==> flow/design.v <==
module top(a,b,clk,rst,mac_out);
input [3:0]a,b;
input clk,rst;
wire [7:0] mac_temp;
wire [3:0]ain,bin;
wire [7:0] m_out;
wire [7:0] mac_out_temp;
output [7:0]mac_out;
pipo4 p01(clk,rst,a,ain);
pipo4 p02(clk,rst,b,bin);
multiplier m01(m_out,ain,bin);
cla c01(m_out,mac_out_temp,mac_temp);
pipo9 p03(clk,rst,mac_temp,mac_out_temp);
assign mac_out=mac_out_temp;
endmodule
module pipo4(clk, reset, a, ain);
  input clk, reset;
  input [3:0] a;
  output reg [3:0] ain;
  always @(posedge clk or posedge reset) begin
    if (reset) begin
      ain <= 4'b0;
    end
    else begin
      ain <= a;
    end
  end
endmodule
module pipo9(clk,reset,a,ain);
input clk,reset;
input [7:0] a;
output reg [7:0] ain;
always @(posedge clk or posedge reset) begin
if (reset )begin
	ain<=8'b0;
end
else begin
	ain <=a;
end
end
endmodule
module multiplier(PRODUCT, A, B);
output [7:0] PRODUCT;
input [3:0] A, B;
wire [14:0] W;
wire [10:0] C;
wire [5:0] S;
and and00 ( W[0], A[0], B[1] );
and and01 ( W[1], A[0], B[2] );
and and02 ( W[2], A[0], B[3] );
and and03 ( W[3], A[1], B[0] );
and and04 ( W[4], A[1], B[1] );
and and05 ( W[5], A[1], B[2] );
and and06 ( W[6], A[1], B[3] );
and and07 ( W[7], A[2], B[0] );
and and08 ( W[8], A[2], B[1] );
and and09 ( W[9], A[2], B[2] );
and and10 ( W[10], A[2], B[3] );
and and11 ( W[11], A[3], B[0] );
and and12 ( W[12], A[3], B[1] );
and and13 ( W[13], A[3], B[2] );
and and14 ( W[14], A[3], B[3] );
and and15 ( PRODUCT[0], A[0], B[0] );
halfadder ha01 ( PRODUCT[1], C[0], W[0], W[3] );
fulladder fa01 ( S[0], C[1], W[1], W[4], C[0] );
fulladder fa02 ( S[1], C[2], W[2], W[5], C[1] );
halfadder ha02 ( S[2], C[3], W[6], C[2] );
halfadder ha03 ( PRODUCT[2], C[4], W[7], S[0] );
fulladder fa03 ( S[3], C[5], W[8], S[1], C[4] );
fulladder fa04 ( S[4], C[6], W[9], S[2], C[5] );
fulladder fa05 ( S[5], C[7], W[10], C[3], C[6] );
halfadder ha04 ( PRODUCT[3], C[8], W[11], S[3] );
fulladder fa06 ( PRODUCT[4], C[9], W[12], S[4], C[8] );
fulladder fa07 ( PRODUCT[5], C[10], W[13], S[5], C[9] );
fulladder fa08 ( PRODUCT[6], PRODUCT[7], W[14], C[7], C[10] );
endmodule
module fulladder(s,cout,a,b,cin);
input a,b,cin;
output s,cout;
assign s= a^b^cin;
assign cout = (a & b) | ( b & cin) | (cin & a);
endmodule
module halfadder(sum,carry,a,b);
output sum,carry;
input a,b;
assign sum = a^b;
assign carry = a&b;
endmodule
module cla(a, b, s);
  input [7:0] a, b;
  output [7:0] s;
  wire [7:0]c;
  FA fa0(a[0], b[0], c[0], s[0]);
  FA fa1(a[1], b[1], c[1], s[1]);
  FA fa2(a[2], b[2], c[2], s[2]);
  FA fa3(a[3], b[3], c[3], s[3]);
  FA fa4(a[4], b[4], c[4], s[4]);
  FA fa5(a[5], b[5], c[5], s[5]);
  FA fa6(a[6], b[6], c[6], s[6]);
  FA fa7(a[7], b[7], c[7], s[7]);
  cgl c0(a,b,c);
endmodule
module FA(a, b, c, s);
  input [7:0] a, b,c;
  output [7:0] s;
  assign s = a ^ b ^ c;
endmodule
module cgl(a,b,c);
input [7:0] a,b;
output [7:0] c;
wire [7:0] p,g;
assign p=a^b;
assign g=a&b;
assign c[0]=1'b0;
assign c[1]=g[0];
assign c[2]=(c[1]&p[1])|g[1];
assign c[3]=(c[2]&p[2])|g[2];
assign c[4]=(c[3]&p[3])|g[3];
assign c[5]=(c[4]&p[4])|g[4];
assign c[6]=(c[5]&p[5])|g[5];
assign c[7]=(c[6]&p[6])|g[6];
endmodule
# == Tool chain data of top ==
# Tool output for the design above, in the order of the flow.
# Line numbers count from 1 in the design file above.
# Operators carry their Yosys type and port widths (W data, S select, Z words).
# Cell names lack the library's common part.
# Not given: -
# design
top,top
clock,clk
library,sky130hd
corner,tt_025C_1v80

# == Elaborated design ==
# Yosys after proc, flatten, opt, wreduce and memory -nomap, before mapping. Enables and synchronous resets that opt folds into registers are not counted as muxes. Memory bits, and registers merged into a memory's read port (data or address), are not among the register bits. Print and check cells are not counted. Equal cells are merged and count once.
# word_totals
register_bits,16
word_cells,112
output_inout_bits,8
# classes
bitwise,109
# op_table
op,count
$and A1 B1 Y1,50
$xor A1 B1 Y1,35
$or A1 B1 Y1,22
$and A7 B7 Y7,1
$xor A7 B7 Y7,1

# == Longest topological paths ==
# Yosys ltp: most cells in a row. Word level: on the elaborated netlist, between registers, memories and ports. Mapped: between sequential cells and ports; inverters and the memories' decode and read muxes count.
# depth
word_depth,32
ABC_AREA,0
ltp_mapped,16
mapped_depth_nobuf,16

# == Synthesis result ==
# Yosys stat after the flow's synthesis: flattened, memories mapped to cells. It holds for the ABC_AREA given above (unset counts as 0); a run with the other value may have another netlist.
# by_type
cell,count,type_area_um2
dfrtp_1,16,400.384
fa_1,14,280.269
inv_1,25,93.84
and2_1,11,68.816
ha_1,5,62.56
xnor3_1,1,22.522
nand2_1,5,18.768
# mapped
seq_area_um2,400.4
cell_count,77
flip_flops,16
yosys_area_um2,947.2
buffers,0
# The figures by module come from a second, unflattened synthesis with its own total; it is not the netlist above.
# unflattened
hier_cells,129
hier_area_um2,2403.6
# Each row is one instance without its submodules.
# by_module
module,instances,mod_area_um2,cells
FA,8,190.2,8
pipo4,2,103.8,5
pipo9,1,203.9,9
fulladder,8,20.0,1
cgl,1,156.4,17
multiplier,1,100.1,16
halfadder,4,12.5,1
cla,1,3.8,1
top,1,0.0,0

# == Worst setup path after synthesis ==
# OpenSTA on the mapped netlist: ideal clock, no wires. The path of least setup slack (recovery checks aside). Input and output delay are each 20% of the period. Register names are those of the netlist, which keeps one name where synthesis merged equal registers.
# synth_timing
kind,reg-to-reg
startpoint,reg p01.ain[0]
endpoint,reg p03.ain[7]
setup_time_ps,134
tclk_ps,5210
driving_pins,15
launch_ps,0
delay_ps,4555
path_slack_ps,655
arrival_ps,4421
synth_period_reached_ps,4555
# "delay_ps" = arrival - input delay + setup time.
# "driving_pins": output pins that drive a net of the path, with the launching flip-flop's if there is one; two outputs of one cell count as two.
# "synth_period_reached_ps" is the clock period less the worst setup slack; recovery checks do not enter. This is arithmetic on one report: input and output delays are still those of the set period (20% each).
# The rows between start and end are the longest chain of elaborated cells between them; the timing report does not say that the signal goes this way. Where chains are equally long, one stands for them.
# A line is the first line of the expression or statement that the cell stems from. Yosys adds cells for indexed reads and writes and turns some case tables into memories.
# synth_between
path_cell_list,dfrtp_1 -> and2_1 -> ha_1 -> inv_1 -> fa_1 -> fa_1 -> inv_1 -> fa_1 -> fa_1 -> fa_1 -> fa_1 -> inv_1 -> fa_1 -> fa_1 -> xnor3_1
elab_chain_cells,22
cells_between,84
cone_lines,17
# synth_rtl
item,line,text
from (decl),19,output reg [3:0] ain;
from (assign),22,ain <= 4'b0;
from (assign),25,ain <= a;
$and A1 B1 Y1,48,"and and00 ( W[0], A[0], B[1] );"
$and A1 B1 Y1,87,assign carry = a&b;
$and A1 B1 Y1,81,assign cout = (a & b) | ( b & cin) | (cin & a);
$or A1 B1 Y1 (2 in a row),81,
$and A1 B1 Y1,81,
$or A1 B1 Y1 (2 in a row),81,
$xor A1 B1 Y1,86,assign sum = a^b;
$xor A1 B1 Y1 (2 in a row),80,assign s= a^b^cin;
$and A1 B1 Y1,81,
$or A1 B1 Y1 (2 in a row),81,
$and A1 B1 Y1,81,
$or A1 B1 Y1 (2 in a row),81,
$and A1 B1 Y1,81,
$or A1 B1 Y1 (2 in a row),81,
$xor A1 B1 Y1 (2 in a row),106,assign s = a ^ b ^ c;
to (assign),35,ain<=8'b0;
to (assign),38,ain <=a;
to (decl),32,output reg [7:0] ain;

# == Worst path after layout ==
# Path of least setup slack in the final report of stored run 1 (OpenROAD, finished layout, wires in). Where an end is a register, its clock arrival counts in the times.
# The report prints the path's times to 10 ps; the period is as set.
# layout_timing
kind,reg-to-reg
startpoint,reg p01.ain[1]
endpoint,reg p03.ain[6]
path_slack_ps,-810
setup_time_ps,90
tclk_ps,3510
launch_ps,280
arrival_ps,4510
driving_pins,15
# The rows between start and end are the longest chain of elaborated cells between them; the timing report does not say that the signal goes this way. Where chains are equally long, one stands for them.
# layout_between
path_cell_list,dfrtp_1 -> and2_4 -> ha_4 -> inv_2 -> fa_2 -> fa_1 -> inv_2 -> fa_2 -> fa_1 -> fa_2 -> inv_2 -> fa_2 -> fa_2 -> fa_2 -> inv_2
elab_chain_cells,20
cells_between,77
cone_lines,16
# layout_rtl
item,line,text
from (decl),19,output reg [3:0] ain;
from (assign),22,ain <= 4'b0;
from (assign),25,ain <= a;
$and A1 B1 Y1,51,"and and03 ( W[3], A[1], B[0] );"
$and A1 B1 Y1,87,assign carry = a&b;
$and A1 B1 Y1,81,assign cout = (a & b) | ( b & cin) | (cin & a);
$or A1 B1 Y1 (2 in a row),81,
$and A1 B1 Y1,81,
$or A1 B1 Y1 (2 in a row),81,
$xor A1 B1 Y1,86,assign sum = a^b;
$xor A1 B1 Y1 (2 in a row),80,assign s= a^b^cin;
$and A1 B1 Y1,81,
$or A1 B1 Y1 (2 in a row),81,
$and A1 B1 Y1,81,
$or A1 B1 Y1 (2 in a row),81,
$xor A1 B1 Y1,80,
$xor A1 B1 Y1 (2 in a row),106,assign s = a ^ b ^ c;
to (assign),35,ain<=8'b0;
to (assign),38,ain <=a;
to (decl),32,output reg [7:0] ain;

# Module top, platform sky130hd: 2 stored runs of the flow (Yosys, OpenROAD) with differing settings, in no particular order. Input and output delays are each 20% of the period that was set; the output load is 0.01 pF.
# "worst_path_ps" means the part of the period allowed to the worst setup path (the constraints hold back 20% at inputs and 20% at outputs) less its slack; where the path has registers, the arrival times of their clocks count too.
# "worst_path_ps" is given in steps of 10 ps.
# Among the settings, - means not set for that run.
item,stored run 1,stored run 2
period_ns,3.51,7.16
CORE_UTILIZATION,61,57
SETUP_SLACK_MARGIN,0.18,-0.36
CORE_ASPECT_RATIO,0.91,1.33
CAP_MARGIN,20,0
CORE_MARGIN,2,2
SLEW_MARGIN,20,0
GPL_TIMING_DRIVEN,-,1
CTS_CLUSTER_DIAMETER,-,110
MAX_ROUTING_LAYER,-,met5
fin_util_pct,86.6,72.8
worst_path_ps,4320,4680
path_kind,reg-to-reg,reg-to-reg
design_die_area_um2,1884.2,2007.0
final_hold_ws_ps,508,511
yosys_chip_area_um2,947.2,947.2
post_route_stdcell_area_um2,1253.7,1177.4
setup_worst_slack_ps,-807,2479
